==> flow/design.v <==
module inOutControl (
    clk,
    key0_debounce,
    key1_debounce,
    key0_pulse,
    key1_pulse,
    sw,
    memDone,
    read_data,
    modeOutput,  
    memoryAddress,  
    write_data,  
    displayData,  
    ioDone,     
	 out_state,
	 reset_out
);
    input   logic         clk;
    input   logic         key0_debounce;
    input   logic         key1_debounce;
    input   logic         key0_pulse;
    input   logic         key1_pulse;
    input   logic [8:0]   sw;
    input   logic         memDone;
    input   logic [15:0]  read_data;
    output  logic [1:0]   modeOutput;
    output  logic [24:0]  memoryAddress;  
    output  logic [15:0]  write_data;  
    output  logic [15:0]  displayData;  
    output  logic         ioDone;      
    output  logic [12:0]  out_state;
	 output 	logic			  reset_out;
    logic [15:0] realDisplay;
    typedef enum logic [12:0] {
        RESET =      13'b0000000000001,
	    IDLE = 	     13'b0000000000010,
        READ_ST0 =   13'b0000000000100,
        READ_ST1 =   13'b0000000001000,
        READ_ST2 =   13'b0000000010000,
        READ_WAIT =  13'b0000000100000,
        READ_DONE =  13'b0000001000000,
        WRITE_ST0 =  13'b0000010000000,
        WRITE_ST1 =  13'b0000100000000,
        WRITE_ST2 =  13'b0001000000000,
        WRITE_ST3 =  13'b0010000000000,
        WRITE_ST4 =  13'b0100000000000,
        WRITE_WAIT = 13'b1000000000000
	} io_statetype;
    io_statetype STATE;
    always_ff @(posedge clk)
    begin
        if(key0_debounce === 1'b1 && key1_debounce === 1'b1) begin
            STATE <= RESET;
		  end
        else 
        case(STATE)
            RESET: begin
                if(key0_pulse) begin
                    STATE <= IDLE;
                    memoryAddress <= 25'b0;
                    write_data <= 16'b0;
                    displayData <= displayData;
                end
                else begin
                    STATE <= RESET;
                    memoryAddress <= 25'b0;
                    write_data <= 16'b0;
                    displayData <= displayData;
                end
            end
            IDLE: begin
                if(key0_pulse) begin
                    STATE <= READ_ST0;
                    memoryAddress <= 25'b0;
                    write_data <= 16'b0;
                    displayData <= displayData;						  
                end
                else begin
                    STATE <= IDLE;
                    memoryAddress <= 25'b0;
                    write_data <= 16'b0;
                    displayData <= displayData;
                end
            end
            READ_ST0: begin
                if(key0_pulse) begin
                    STATE <= WRITE_ST0;
                    memoryAddress <= 25'b0;
                    write_data <= 16'b0;
                    displayData <= displayData;
                end
                else if(key1_pulse) begin
                    STATE <= READ_ST1;
                    memoryAddress [7:0] <= sw[7:0];
                    write_data <= 16'b0;
                    displayData <= displayData;
                end
                else begin
                    STATE <= READ_ST0;
                    memoryAddress <= memoryAddress;
                    write_data <= write_data;
                    displayData <= displayData;
                end
            end
            READ_ST1: begin
                if(key0_pulse) begin
                    STATE <= READ_ST1;
                    memoryAddress <= memoryAddress;
                    write_data <= write_data;
                    displayData <= displayData;
                end
                else if(key1_pulse) begin
                    STATE <= READ_ST2;
                    memoryAddress [15:8] <= sw[7:0];
                    write_data <= 16'b0;
                    displayData <= displayData;
                end
                else begin
                    STATE <= READ_ST1;
                    memoryAddress <= memoryAddress;
                    write_data <= write_data;
                    displayData <= displayData;
                end
            end
            READ_ST2: begin
                if(key0_pulse) begin
                    STATE <= READ_ST2;
                    memoryAddress <= memoryAddress;
                    write_data <= write_data;
                    displayData <= displayData;
                end
                else if(key1_pulse) begin
                    STATE <= READ_WAIT;
                    memoryAddress [24:16] <= sw[8:0];
                    write_data <= 16'b0;
                    displayData <= displayData;
                end
                else begin
                    STATE <= READ_ST2;
                    memoryAddress <= memoryAddress;
                    write_data <= write_data;
                    displayData <= displayData;
                end
            end
            READ_WAIT: begin
                if(memDone) begin
                    STATE <= READ_DONE;
                    memoryAddress <= memoryAddress;
                    write_data <= write_data;
                    displayData <= read_data;
                end
                else begin
                    STATE <= READ_WAIT;
                    memoryAddress <= memoryAddress;
                    write_data <= write_data;
                    displayData <= displayData;
                end
            end
            READ_DONE: begin
                if(key0_pulse) begin
                    STATE <= IDLE;
                    memoryAddress <= 25'b0;
                    write_data <= 16'b0;
                    displayData <= displayData;
                end
                else begin
                    STATE <= READ_DONE;
                    memoryAddress <= memoryAddress;
                    write_data <= write_data;
                    displayData <= displayData;
                end
            end
            WRITE_ST0: begin
                if(key0_pulse) begin
                    STATE <= READ_ST0;
                    memoryAddress <= 25'b0;
                    write_data <= 16'b0;
                    displayData <= displayData;
                end
                else if(key1_pulse) begin
                    STATE <= WRITE_ST1;
                    memoryAddress [7:0] <= sw[7:0];
                    write_data <= 16'b0;
                    displayData <= displayData;
                end
                else begin
                    STATE <= WRITE_ST0;
                    memoryAddress <= memoryAddress;
                    write_data <= write_data;
                    displayData <= displayData;
                end
            end
            WRITE_ST1: begin
                if(key0_pulse) begin
                    STATE <= WRITE_ST1;
                    memoryAddress <= memoryAddress;
                    write_data <= 16'b0;
                    displayData <= displayData;
                end
                else if(key1_pulse) begin
                    STATE <= WRITE_ST2;
                    memoryAddress [15:8] <= sw[7:0];
                    write_data <= 16'b0;
                    displayData <= displayData;
                end
                else begin
                    STATE <= WRITE_ST1;
                    memoryAddress <= memoryAddress;
                    write_data <= write_data;
                    displayData <= displayData;
                end
            end
            WRITE_ST2: begin
                if(key0_pulse) begin
                    STATE <= WRITE_ST2;
                    memoryAddress <= memoryAddress;
                    write_data <= 16'b0;
                    displayData <= displayData;
                end
                else if(key1_pulse) begin
                    STATE <= WRITE_ST3;
                    memoryAddress [24:16] <= sw[8:0];
                    write_data <= 16'b0;
                    displayData <= displayData;
                end
                else begin
                    STATE <= WRITE_ST2;
                    memoryAddress <= memoryAddress;
                    write_data <= write_data;
                    displayData <= displayData;
                end
            end
            WRITE_ST3: begin
                if(key0_pulse) begin
                    STATE <= WRITE_ST3;
                    memoryAddress <= memoryAddress;
                    write_data <= write_data;
                    displayData <= displayData;
                end
                else if(key1_pulse) begin
                    STATE <= WRITE_ST4;
                    memoryAddress <= memoryAddress;
                    write_data [7:0] <= sw[7:0];
                    displayData <= displayData;
                end
                else begin
                    STATE <= WRITE_ST3;
                    memoryAddress <= memoryAddress;
                    write_data <= write_data;
                    displayData <= displayData;
                end
            end
            WRITE_ST4: begin
                if(key0_pulse) begin
                    STATE <= WRITE_ST4;
                    memoryAddress <= memoryAddress;
                    write_data <= write_data;
                    displayData <= displayData;
                end
                else if(key1_pulse) begin
                    STATE <= WRITE_WAIT;
                    memoryAddress <= memoryAddress;
                    write_data [15:8] <= sw[7:0];
                    displayData <= displayData;
                end
                else begin
                    STATE <= WRITE_ST4;
                    memoryAddress <= memoryAddress;
                    write_data <= write_data;
                    displayData <= displayData;
                end
            end
            WRITE_WAIT: begin
                if(memDone) begin
                    STATE <= IDLE;
                    memoryAddress <= 25'b0;
                    write_data <= 16'b0;
                    displayData <= displayData;
                end
                else begin
                    STATE <= WRITE_WAIT;
                    memoryAddress <= memoryAddress;
                    write_data <= write_data;
                    displayData <= displayData;
                end
            end
            default: begin
                STATE <= IDLE;
                memoryAddress <= 25'b0;
                write_data <= 16'b0;
                displayData <= displayData;
            end
        endcase
    end
    always_comb
    begin
        case(STATE)
            RESET: begin
                ioDone <= 1'b0;
                modeOutput <= 2'b00;
                reset_out <= 1'b1;
            end
            IDLE: begin
                ioDone <= 1'b0;
                modeOutput <= 2'b00;
                reset_out <= 1'b0;
            end
            READ_ST0: begin
                ioDone <= 1'b0;
                modeOutput <= 2'b01;
                reset_out <= 1'b0;
            end
            READ_ST1: begin
                ioDone <= 1'b0;
                modeOutput <= 2'b01;
                reset_out <= 1'b0;
            end
            READ_ST2: begin
                ioDone <= 1'b0;
                modeOutput <= 2'b01;
                reset_out <= 1'b0;
            end
            READ_WAIT: begin
                ioDone <= 1'b1;
                modeOutput <= 2'b01;
				reset_out <= 1'b0;
            end
            READ_DONE: begin
                ioDone <= 1'b0;
                modeOutput <= 2'b00;
                reset_out <= 1'b0;
            end
            WRITE_ST0: begin
                ioDone <= 1'b0;
                modeOutput <= 2'b10;
                reset_out <= 1'b0;
            end
            WRITE_ST1: begin
                ioDone <= 1'b0;
                modeOutput <= 2'b10;
                reset_out <= 1'b0;
            end
            WRITE_ST2: begin
                ioDone <= 1'b0;
                modeOutput <= 2'b10;
                reset_out <= 1'b0;
            end
            WRITE_ST3: begin
                ioDone <= 1'b0;
                modeOutput <= 2'b10;
                reset_out <= 1'b0;
            end
            WRITE_ST4: begin
                ioDone <= 1'b0;
                modeOutput <= 2'b10;
                reset_out <= 1'b0;
            end
            WRITE_WAIT: begin
                modeOutput <= 2'b10;
                reset_out <= 1'b0;
                ioDone <= 1'b1;
            end
            default: begin
                ioDone <= 1'b0;
                modeOutput <= 2'b00;
                reset_out <= 1'b0;
            end
        endcase
    end
    assign out_state = STATE;
endmodule
=== From RTL to reports: inOutControl ===
The steps from the RTL of inOutControl to its reports follow in flow order.
Lines are those of the file above, counted from 1.
Library cell names are shortened.
Not given: --

* Design top: inOutControl
* Clock input: clk
* Standard-cell library: sky130hd
* Timing corner: tt_025C_1v80

=== Word-level counts ===
Source: Yosys, flattened and elaborated, memories not mapped. Widths are those after wreduce. Registers that Yosys merges into a memory's read port (data or address) are not register bits. Print and check cells do not count. Equal cells are merged and count once.

* Cells after elaboration: 107
* Bits of input ports: 31
* ROM bits: 0
* Memory bits (writable): 0
* Memories kept: 0
* Register bits: 70
* Word width x clocked read ports: 0
* Latch bits: 0
* Output and inout port bits: 74

* Bitwise operators: 6
* Order comparisons: 0
* Multiplexer cells: 45
* Shift-type cells: 0
* Add/sub/neg operators: 0
* Equal/unequal tests: 28
* Reduce/logical cells: 21
* Div/mod/pow operators: 0
* Multiply operators: 0

{| class="wikitable"
|+ Operators with widths
! cell !! count
|-
| 13-bit case mux with 13-bit select || 1
|-
| 8-bit two-way mux || 12
|-
| 8-bit case mux with 6-bit select || 2
|-
| 8-bit case mux with 4-bit select || 2
|-
| 9-bit two-way mux || 6
|-
| 13-bit two-way mux || 3
|-
| 9-bit case mux with 4-bit select || 1
|-
| 12-bit two-way mux || 2
|-
| 11-bit two-way mux || 2
|-
| 10-bit two-way mux || 2
|-
| 2-bit inequality test with constant B || 9
|-
| 2-bit OR reduction || 7
|-
| 7-bit AND reduction || 2
|-
| 7-bit two-way mux || 2
|-
| 13-bit by 1-bit equality test with 1-bit output with constant B || 1
|-
| 13-bit by 10-bit equality test with 1-bit output with constant B || 1
|-
| 13-bit by 11-bit equality test with 1-bit output with constant B || 1
|-
| 13-bit by 12-bit equality test with 1-bit output with constant B || 1
|-
| 13-bit equality test with constant B || 1
|-
| 13-bit by 2-bit equality test with 1-bit output with constant B || 1
|-
| 13-bit by 3-bit equality test with 1-bit output with constant B || 1
|-
| 13-bit by 4-bit equality test with 1-bit output with constant B || 1
|-
| 13-bit by 5-bit equality test with 1-bit output with constant B || 1
|-
| 13-bit by 6-bit equality test with 1-bit output with constant B || 1
|-
| 13-bit by 7-bit equality test with 1-bit output with constant B || 1
|-
| 13-bit by 8-bit equality test with 1-bit output with constant B || 1
|-
| 13-bit by 9-bit equality test with 1-bit output with constant B || 1
|-
| 6-bit AND reduction || 2
|}

Other operator kinds: 19; their cells: 32.

=== Longest topological paths ===
Depth = most cells in a row (Yosys ltp): at word level without a register or memory, in the mapped netlist without a sequential cell, where the memories' decode and read muxes count.

* Depth in word-level cells: 4
* ABC_AREA: 0
* Depth in mapped cells: 8
* Mapped depth without buffers: 5

=== Synthesis result ===
The flow's flattened synthesis, as Yosys stat reports it; memories are mapped. The netlist is that of the ABC_AREA named above (0 if unset); the other value can give another one.
The area totals of this step are shown rounded.

{| class="wikitable"
|+ Cell types
! cell !! count !! area in all (sq um)
|-
| edfxtp_1 || 57 || 1.71E+03
|-
| dfxtp_1 || 13 || 260.25
|-
| and2_1 || 26 || 162.656
|-
| a22o_1 || 16 || 140.134
|-
| nor4_2 || 7 || 87.584
|-
| a21oi_1 || 16 || 80.077
|-
| nor2_1 || 18 || 67.565
|-
| nand2_1 || 15 || 56.304
|-
| or2_2 || 5 || 31.28
|-
| nand3_1 || 6 || 30.029
|-
| nor3_1 || 6 || 30.029
|-
| or4_1 || 4 || 30.029
|-
| or4b_2 || 3 || 30.029
|-
| nand4b_1 || 3 || 26.275
|-
| clkbuf_1 || 6 || 22.522
|-
| nor4_4 || 1 || 21.27
|-
| a211oi_4 || 1 || 20.019
|-
| and4b_1 || 2 || 20.019
|}

Other cell types: 29; their cells: 47.

* Chip area (Yosys): 3200 sq um
* Mapped flip-flops: 70
* Buffers: 12
* Sequential part of the area: 2000 sq um
* Cells in the netlist: 252

=== Timing after synthesis ===
OpenSTA on the mapped netlist: ideal clock, no wires. The path of least setup slack (recovery checks aside). Input and output delay are each 20% of the period. Register names are those of the netlist, which keeps one name where synthesis merged equal registers.

* Path type: in2reg
* From: input port key0_debounce
* To: register memoryAddress[16]
* Buffers on the path: 0
* Data required time: 4.453 ns
* Delay of the path: 2.711 ns
* Launch time at the first pin: 0.976 ns
* Setup time: 0.427 ns
* Period: 4.88 ns
* Stages on the path: 3
* Input delay: 0.976 ns
* Data arrival time: 3.260 ns
* Path slack: 1.194 ns
* Period reached after synthesis: 3.686 ns

"delay of the path" = arrival - input delay + setup time.
"stages on the path": output pins that drive a net of the path, with the launching flip-flop's if there is one; two outputs of one cell count as two.
"period reached after synthesis" = period - worst setup slack (recovery checks aside). The figure is calculated, with input and output delays left at 20% of the set period.
Between the ends stands the longest chain of elaborated cells between them, by number of cells; it is not shown to be the way that was timed. Of several equally long chains one is given.
Each line given opens the expression or statement behind the cell; cells for indexed reads and writes are added by Yosys, which also makes memories of some case tables.
At most two assigning lines are given for a register; there are more.

* Path through: and2_1 > or4_1 > a2111oi_0
* Cells in the longest elaborated chain: 4
* Elaborated cells between the ends (all ways): 4
* Source lines of those cells: 1
* Classes of those cells: 1 x eq/ne; 1 x logic; 2 x reduce/logical

{| class="wikitable"
|+ RTL lines, path post-synthesis
! item !! RTL line !! source
|-
| start: declaration || 19 || <nowiki>input   logic         key0_debounce;</nowiki>
|-
| 1-bit === test || 52 || <nowiki>if(key0_debounce === 1'b1 && key1_debounce === 1'b1) begin</nowiki>
|-
| 1-bit logical AND || 52 ||
|-
| 1-bit NOT || -- ||
|-
| 6-bit AND reduction || -- ||
|-
| end: assignment || 100 || <nowiki>memoryAddress <= memoryAddress;</nowiki>
|-
| end: assignment || 108 || <nowiki>memoryAddress <= memoryAddress;</nowiki>
|-
| end: declaration || 27 || <nowiki>output  logic [24:0]  memoryAddress;</nowiki>
|}

=== Path in the finished layout ===
Path of least setup slack in the final report of stored run 1 (OpenROAD, finished layout, wires in). Where an end is a register, its clock arrival counts in the times.

* Path type: reg2out
* From: register STATE[5]
* To: output port reset_out
* Buffers on the path: 1
* Data arrival time: 2.28 ns
* Output delay: 0.63 ns
* Stages on the path: 5
* Data required time: 2.53 ns
* Path slack: 0.25 ns
* Launch time at the first pin: 0.33 ns
* Period: 3.16 ns

Between the ends stands the longest chain of elaborated cells between them, by number of cells; it is not shown to be the way that was timed. Of several equally long chains one is given.
At most two assigning lines are given for a register; there are more.

* Path through: dfxtp_2 > nor4_1 > nand4b_1 > nor2_1 > clkdlybuf4s50_1
* Cells in the longest elaborated chain: 2
* Elaborated cells between the ends (all ways): 2
* Classes of those cells: 1 x eq/ne; 1 x mux

{| class="wikitable"
|+ RTL lines, path after layout
! item !! RTL line !! source
|-
| start: declaration || 49 || <nowiki>io_statetype STATE;</nowiki>
|-
| start: assignment || 53 || <nowiki>STATE <= RESET;</nowiki>
|-
| start: assignment || 59 || <nowiki>STATE <= IDLE;</nowiki>
|-
| 13-bit by 1-bit equality test with 1-bit output || 297 || <nowiki>case(STATE)</nowiki>
|-
| 1-bit two-way mux || 297 ||
|-
| end: declaration || 32 || <nowiki>output logic reset_out;</nowiki>
|}

Hand-over note for inOutControl

Module inOutControl, platform sky130hd: 2 stored runs of the flow (Yosys, OpenROAD) with differing settings, in no particular order. Input and output delays are each 20% of the period that was set; the output load is 0.01 pF.
By "period achieved" is meant the clock period of the run minus its worst setup slack. This is arithmetic on one report: input and output delays are still those of the set period (20% each).
"critical setup path time" = time allowed to the worst setup path (clock period - input delay - output delay, where it has them) - its slack; a late launch clock adds to it, a late capture clock takes from it.
"total power of the final layout": no workload was simulated; the value follows from the tool's default switching activity.
Values from the reports are rounded here.

=== Stored run 1 ===
{| class="wikitable"
! Setting !! Value
|-
| period_ns || 3.16
|-
| CAP_MARGIN || 20
|-
| CORE_MARGIN || 2
|-
| CORE_UTILIZATION || 40
|-
| SLEW_MARGIN || 20
|-
! Result !! Value
|-
| Mapped cell area after synthesis || 3200 sq um
|-
| Area inside the die boundary || 8600 sq um
|-
| Standard-cell area after routing || 4700 sq um
|-
| Setup slack of the worst path || 0.25 ns
|-
| Total negative setup slack || 0.000 ns
|-
| Worst-case hold slack || 0.58 ns
|-
| Total power of the final layout || 0.0024 W
|-
| Period achieved || 2.910 ns
|-
| Critical setup path time || 2.28 ns
|-
| Critical path kind || reg2out
|}

=== Stored run 2 ===
{| class="wikitable"
! Setting !! Value
|-
| period_ns || 5.29
|-
| CORE_UTILIZATION || 49
|-
| SETUP_SLACK_MARGIN || 1.03
|-
| PLACE_DENSITY_LB_ADDON || 0.13
|-
| CORE_MARGIN || 7
|-
| CELL_PAD_IN_SITES_GLOBAL_PLACEMENT || 3
|-
| TNS_END_PERCENT || 80
|-
| GPL_TIMING_DRIVEN || 1
|-
| CAP_MARGIN || 20
|-
| SLEW_MARGIN || 20
|}
Unfinished; error FLW-0024 in placement.

End of note.
